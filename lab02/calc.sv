==> flow/design.v <==
localparam[3:0] ALUOP_AND = 4'b0000;
localparam[3:0] ALUOP_OR = 4'b0001;
localparam[3:0] ALUOP_ADD = 4'b0010;
localparam[3:0] ALUOP_SUB = 4'b0110;
localparam[3:0] ALUOP_LT = 4'b0111;
localparam[3:0] ALUOP_SRL = 4'b1000;
localparam[3:0] ALUOP_SLL = 4'b1001;
localparam[3:0] ALUOP_SRA = 4'b1010;
localparam[3:0] ALUOP_XOR = 4'b1101;
module alu (
    input logic [31:0] op1, op2,
    input logic [3:0] alu_op,
    output logic zero,
    output logic [31:0] result
);
always_comb begin
    case (alu_op)
        ALUOP_AND: result = op1 & op2;
        ALUOP_OR: result = op1 | op2;
        ALUOP_ADD: result = op1 + op2;
        ALUOP_SUB: result = op1 - op2;
        ALUOP_LT: result = ($signed(op1) < $signed(op2)) ? 32'd1 : 32'd0;
        ALUOP_SRL: result = op1 >> op2[4:0];
        ALUOP_SLL: result = op1 << op2[4:0];
        ALUOP_SRA: result = $unsigned($signed(op1) >>> op2[4:0]);
        ALUOP_XOR: result = op1 ^ op2;
        default: result = op1 + op2;
    endcase
end
assign zero = result ? 0 : 1;
endmodule
module calc #(
    parameter CLK_FREQUENCY = 100_000_000,
    parameter WAIT_TIME_US = 5000
) (
    input logic clk, btnc, btnl, btnu, btnr, btnd,
    input logic [15:0] sw,
    output logic [15:0] led
);
logic [1:0] usync;
logic [1:0] dsync;
logic reset;
logic press;
always_ff @( posedge clk ) begin
    usync[0] <= btnu;
    usync[1] <= usync[0];
    dsync[0] <= btnd;
    dsync[1] <= dsync[0];
end
assign reset = usync[1];
assign press = dsync[1];
logic prev;
logic oneshotDebouncedPress;
always_ff @( posedge clk ) begin
    prev <= press;
end
assign oneshotDebouncedPress = press && !prev;
logic [15:0] accumulator;
logic [31:0] op1, op2, result;
logic [3:0] alu_op;  
logic [2:0] lcr_btns;
assign op1 = {{16{accumulator[15]}}, accumulator};
assign op2 = {{16{sw[15]}}, sw};
assign led = accumulator;
assign lcr_btns[2] = btnl;
assign lcr_btns[1] = btnc;
assign lcr_btns[0] = btnr;
always_ff @( posedge clk ) begin
    if (reset)
        accumulator <= 16'd0;
    else if (oneshotDebouncedPress)
        accumulator <= result[15:0];
end
always_comb begin
    case (lcr_btns)
        0: alu_op = ALUOP_ADD;
        1: alu_op = ALUOP_SUB;
        2: alu_op = ALUOP_AND;
        3: alu_op = ALUOP_OR;
        4: alu_op = ALUOP_XOR;
        5: alu_op = ALUOP_LT;
        6: alu_op = ALUOP_SLL;
        7: alu_op = ALUOP_SRA;
        default: alu_op = ALUOP_ADD;
    endcase
end
alu prc_unit(.op1(op1), .op2(op2), .alu_op(alu_op), .zero(), .result(result));
endmodule
Tool chain data of calc

What the tools print for calc, step after step.
Line numbers count from 1 in the design file above.
Library cell names are shortened.
A cell with - has no value.

Top module: calc
Clock: clk
Cell library: sky130hd
Library corner: tt_025C_1v80

Word level

Yosys after proc, flatten, opt, wreduce and memory -nomap, before mapping. Enables and synchronous resets that opt folds into registers are not counted as muxes. Memory bits, and registers merged into a memory's read port (data or address), are not among the register bits. Print and check cells are not counted. Equal cells are merged and count once.
Yosys's memory passes give these memory sizes; they may raise the number of words (mostly to a power of two), join words into wider ones and drop unused or constant bits.

Memory bits (read-only): 32
Memories: 1
Elaborated cells: 26
Flip-flop bits (word level): 21

Memory list:

| memory           | words | width | read ports | wr ports | line | RTL |
| (name not given) | 8     | 4     | 1          | 0        | 75   | `case (lcr_btns)` |

Mux-type cells: 2
Add/sub/neg operators: 2
Reduce/logical cells: 3
Eq/ne operators: 7
Shift-type cells: 3
$lt $le $gt $ge: 1
Bitwise operators: 3

Operators by type and width:

| operator                                             | number |
| case mux 16 bit (select 8 bit)                       | 1 |
| left shift 32 x 5 -> 16 bit                          | 1 |
| >> shifter 32 x 5 -> 16 bit                          | 1 |
| adder 16 bit                                         | 1 |
| subtractor 16 bit                                    | 1 |
| < comparator 16 bit                                  | 1 |
| AND 16 bit                                           | 1 |
| OR 16 bit                                            | 1 |
| bitwise XOR 16 bit                                   | 1 |
| >>> shifter 16 x 5 -> 16 bit                         | 1 |
| equality test 4 bit (second input constant)          | 4 |
| equality test 4 x 3 -> 1 bit (second input constant) | 2 |
| equality test 4 x 1 -> 1 bit (second input constant) | 1 |
| logical NOT 4 bit                                    | 1 |
| logical AND 1 bit                                    | 1 |
| logical NOT 1 bit                                    | 1 |
| two-way mux 1 bit                                    | 1 |

Logic depth

Depth = most cells in a row (Yosys ltp): at word level without a register or memory, in the mapped netlist without a sequential cell, where the memories' decode and read muxes count.

Depth in word-level cells: 3
ABC_AREA: 0
Gate-level depth with buffers: 11

After synthesis

The flow's flattened synthesis, as Yosys stat reports it; memories are mapped. The netlist is that of the ABC_AREA named above (0 if unset); the other value can give another one.
The area totals of this step are shown rounded.

Cells by type:

| type     | number |
| ha_1     | 49 |
| dfxtp_1  | 21 |
| mux4_2   | 14 |
| o21ai_0  | 51 |
| a21oi_1  | 47 |
| mux2i_1  | 23 |
| nor2_1   | 54 |
| inv_1    | 44 |
| a211oi_1 | 18 |
| nor3_1   | 23 |
| nand2_1  | 28 |
| mux2_2   | 8 |
| a221oi_1 | 10 |
| clkbuf_1 | 20 |
| buf_2    | 13 |
| nand3_1  | 11 |
| o211ai_1 | 7 |
| xor2_1   | 6 |

Not listed: further types 58, cells in them 146.

Sequential area: 420.4 um^2
Cell count: 593
Flip-flops: 21
Synthesis area: 4,494 um^2
Buffer cells: 43

By module: a second synthesis without flattening, with its own total; a netlist apart from the flattened one above.

Cells (unflattened synthesis): 1,579
Area (unflattened synthesis): 11,100 um^2

Rows give one instance, submodules left out.

Modules:

| module | cells | instances | area (um^2) |
| alu    | 1,496 | 1         | 10,190 |
| calc   | 83    | 1         | 905.9 |

Timing after synthesis

Path of least setup slack by OpenSTA after synthesis, without wires, with an ideal clock, recovery checks aside; 20% of the period is set as input and as output delay. Where synthesis merged equal registers, the netlist keeps one of their names.

Path kind: input to register
Start point: input sw[2]
End point: register accumulator[13]
Arrival: 2.948 ns
Stages on the path: 10
Setup slack: 0.525 ns
Period: 3.59 ns
External input delay: 0.718 ns
Path delay: 2.346 ns
Data required time: 3.474 ns
Buffers on the path: 2
Period reached after synthesis: 3.065 ns

"path delay" is the arrival time less input delay plus setup time.
"stages on the path": output pins that drive a net of the path, with the launching flip-flop's if there is one; two outputs of one cell count as two.
"period reached after synthesis" = period - worst setup slack (recovery checks aside). The figure is calculated, with input and output delays left at 20% of the set period.
Between the ends stands the longest chain of elaborated cells between them, by number of cells; it is not shown to be the way that was timed. Of several equally long chains one is given.
Each line given opens the expression or statement behind the cell; cells for indexed reads and writes are added by Yosys, which also makes memories of some case tables.

Path through: clkinv_1 -> clkbuf_1 -> ha_1 -> buf_6 -> nor3_1 -> o31ai_1 -> a211oi_2 -> nor3_1 -> or4_1 -> a41o_1
Length of the longest elaborated chain: 2
Elaborated cells between the ends (all ways): 6
Classes of those cells: add/sub: 2; shift: 3; mux: 1

RTL lines, path post-synthesis:

| item                           | line | RTL |
| start, declared                | 37   | `input logic [15:0] sw,` |
| adder 16 bit                   | 20   | `ALUOP_ADD: result = op1 + op2;` |
| case mux 16 bit (select 8 bit) | 17   | `case (alu_op)` |
| end, assigned                  | 70   | `accumulator <= 16'd0;` |
| end, assigned                  | 72   | `accumulator <= result[15:0];` |
| end, declared                  | 58   | `logic [15:0] accumulator;` |

Worst path after layout

From the final timing report of job 2: the path of least setup slack in the routed layout; clock arrival at registers is part of the times.

Path kind: input to register
Start point: input sw[3]
End point: register accumulator[15]
Data required time: 6.28 ns
External input delay: 1.22 ns
Stages on the path: 10
Arrival: 4.98 ns
Setup slack: 1.30 ns
Period: 6.11 ns
Buffers on the path: 1

Path through: clkdlybuf4s50_1 -> clkinv_1 -> ha_1 -> o21ai_0 -> o21ai_1 -> a221oi_1 -> nand2b_1 -> a221oi_1 -> a2bb2oi_1 -> o211ai_1

RTL lines, path after layout:

| item            | line | RTL |
| start, declared | 37   | `input logic [15:0] sw,` |
| end, assigned   | 70   | `accumulator <= 16'd0;` |
| end, assigned   | 72   | `accumulator <= result[15:0];` |
| end, declared   | 58   | `logic [15:0] accumulator;` |

No chain of elaborated cells between the ends is given.

Wiki page: calc / flow data

Record of 2 stored runs of the RTL-to-layout flow on calc, platform sky130hd. The runs are unordered. Constraints: input delay and output delay 20% of the set period each, output load 0.01 pF.
"achieved clock period" is the run's clock period less its worst setup slack. It is reckoned from that one timing run; input and output delays stay at 20% of the period that was set.
"time on the worst setup path" = time allowed to the worst setup path (clock period - input delay - output delay, where it has them) - its slack; a late launch clock adds to it, a late capture clock takes from it.
By "power consumption" is meant OpenSTA's value without simulated activity: inputs other than the clock are taken to toggle once in ten clock periods, and the tool carries that through the logic.
The measured numbers are rounded.
Settings: n/a = not set for that run.
A result given as n/a is not shown for that run.

| setting or result                       | job 1 | job 2             |
| period_ns                               | 3.75  | 6.11              |
| CORE_UTILIZATION                        | 71    | 40                |
| PLACE_DENSITY_LB_ADDON                  | 0.14  | n/a               |
| HOLD_SLACK_MARGIN                       | -0.03 | n/a               |
| CORE_ASPECT_RATIO                       | 0.97  | n/a               |
| CORE_MARGIN                             | 10    | 2                 |
| CELL_PAD_IN_SITES_DETAIL_PLACEMENT      | 2     | n/a               |
| GPL_ROUTABILITY_DRIVEN                  | 0     | n/a               |
| CAP_MARGIN                              | 15    | 20                |
| SLEW_MARGIN                             | 0     | 20                |
| MAX_ROUTING_LAYER                       | met5  | n/a               |
| mapped cell area after synthesis (um^2) | n/a   | 4,494             |
| die footprint (um^2)                    | n/a   | 12,100            |
| standard-cell area after layout (um^2)  | n/a   | 4,936             |
| utilization after routing (%)           | n/a   | 45.3              |
| setup slack of the worst path (ns)      | n/a   | 1.299             |
| total negative setup slack (ns)         | n/a   | 0.000             |
| smallest hold slack (ns)                | n/a   | 0.337             |
| power consumption (µW)                  | n/a   | 681.7             |
| achieved clock period (ns)              | n/a   | 4.811             |
| time on the worst setup path (ns)       | n/a   | 3.59              |
| critical path type                      | n/a   | input to register |

Job 1: no final report: placement broke off with DPL-0033
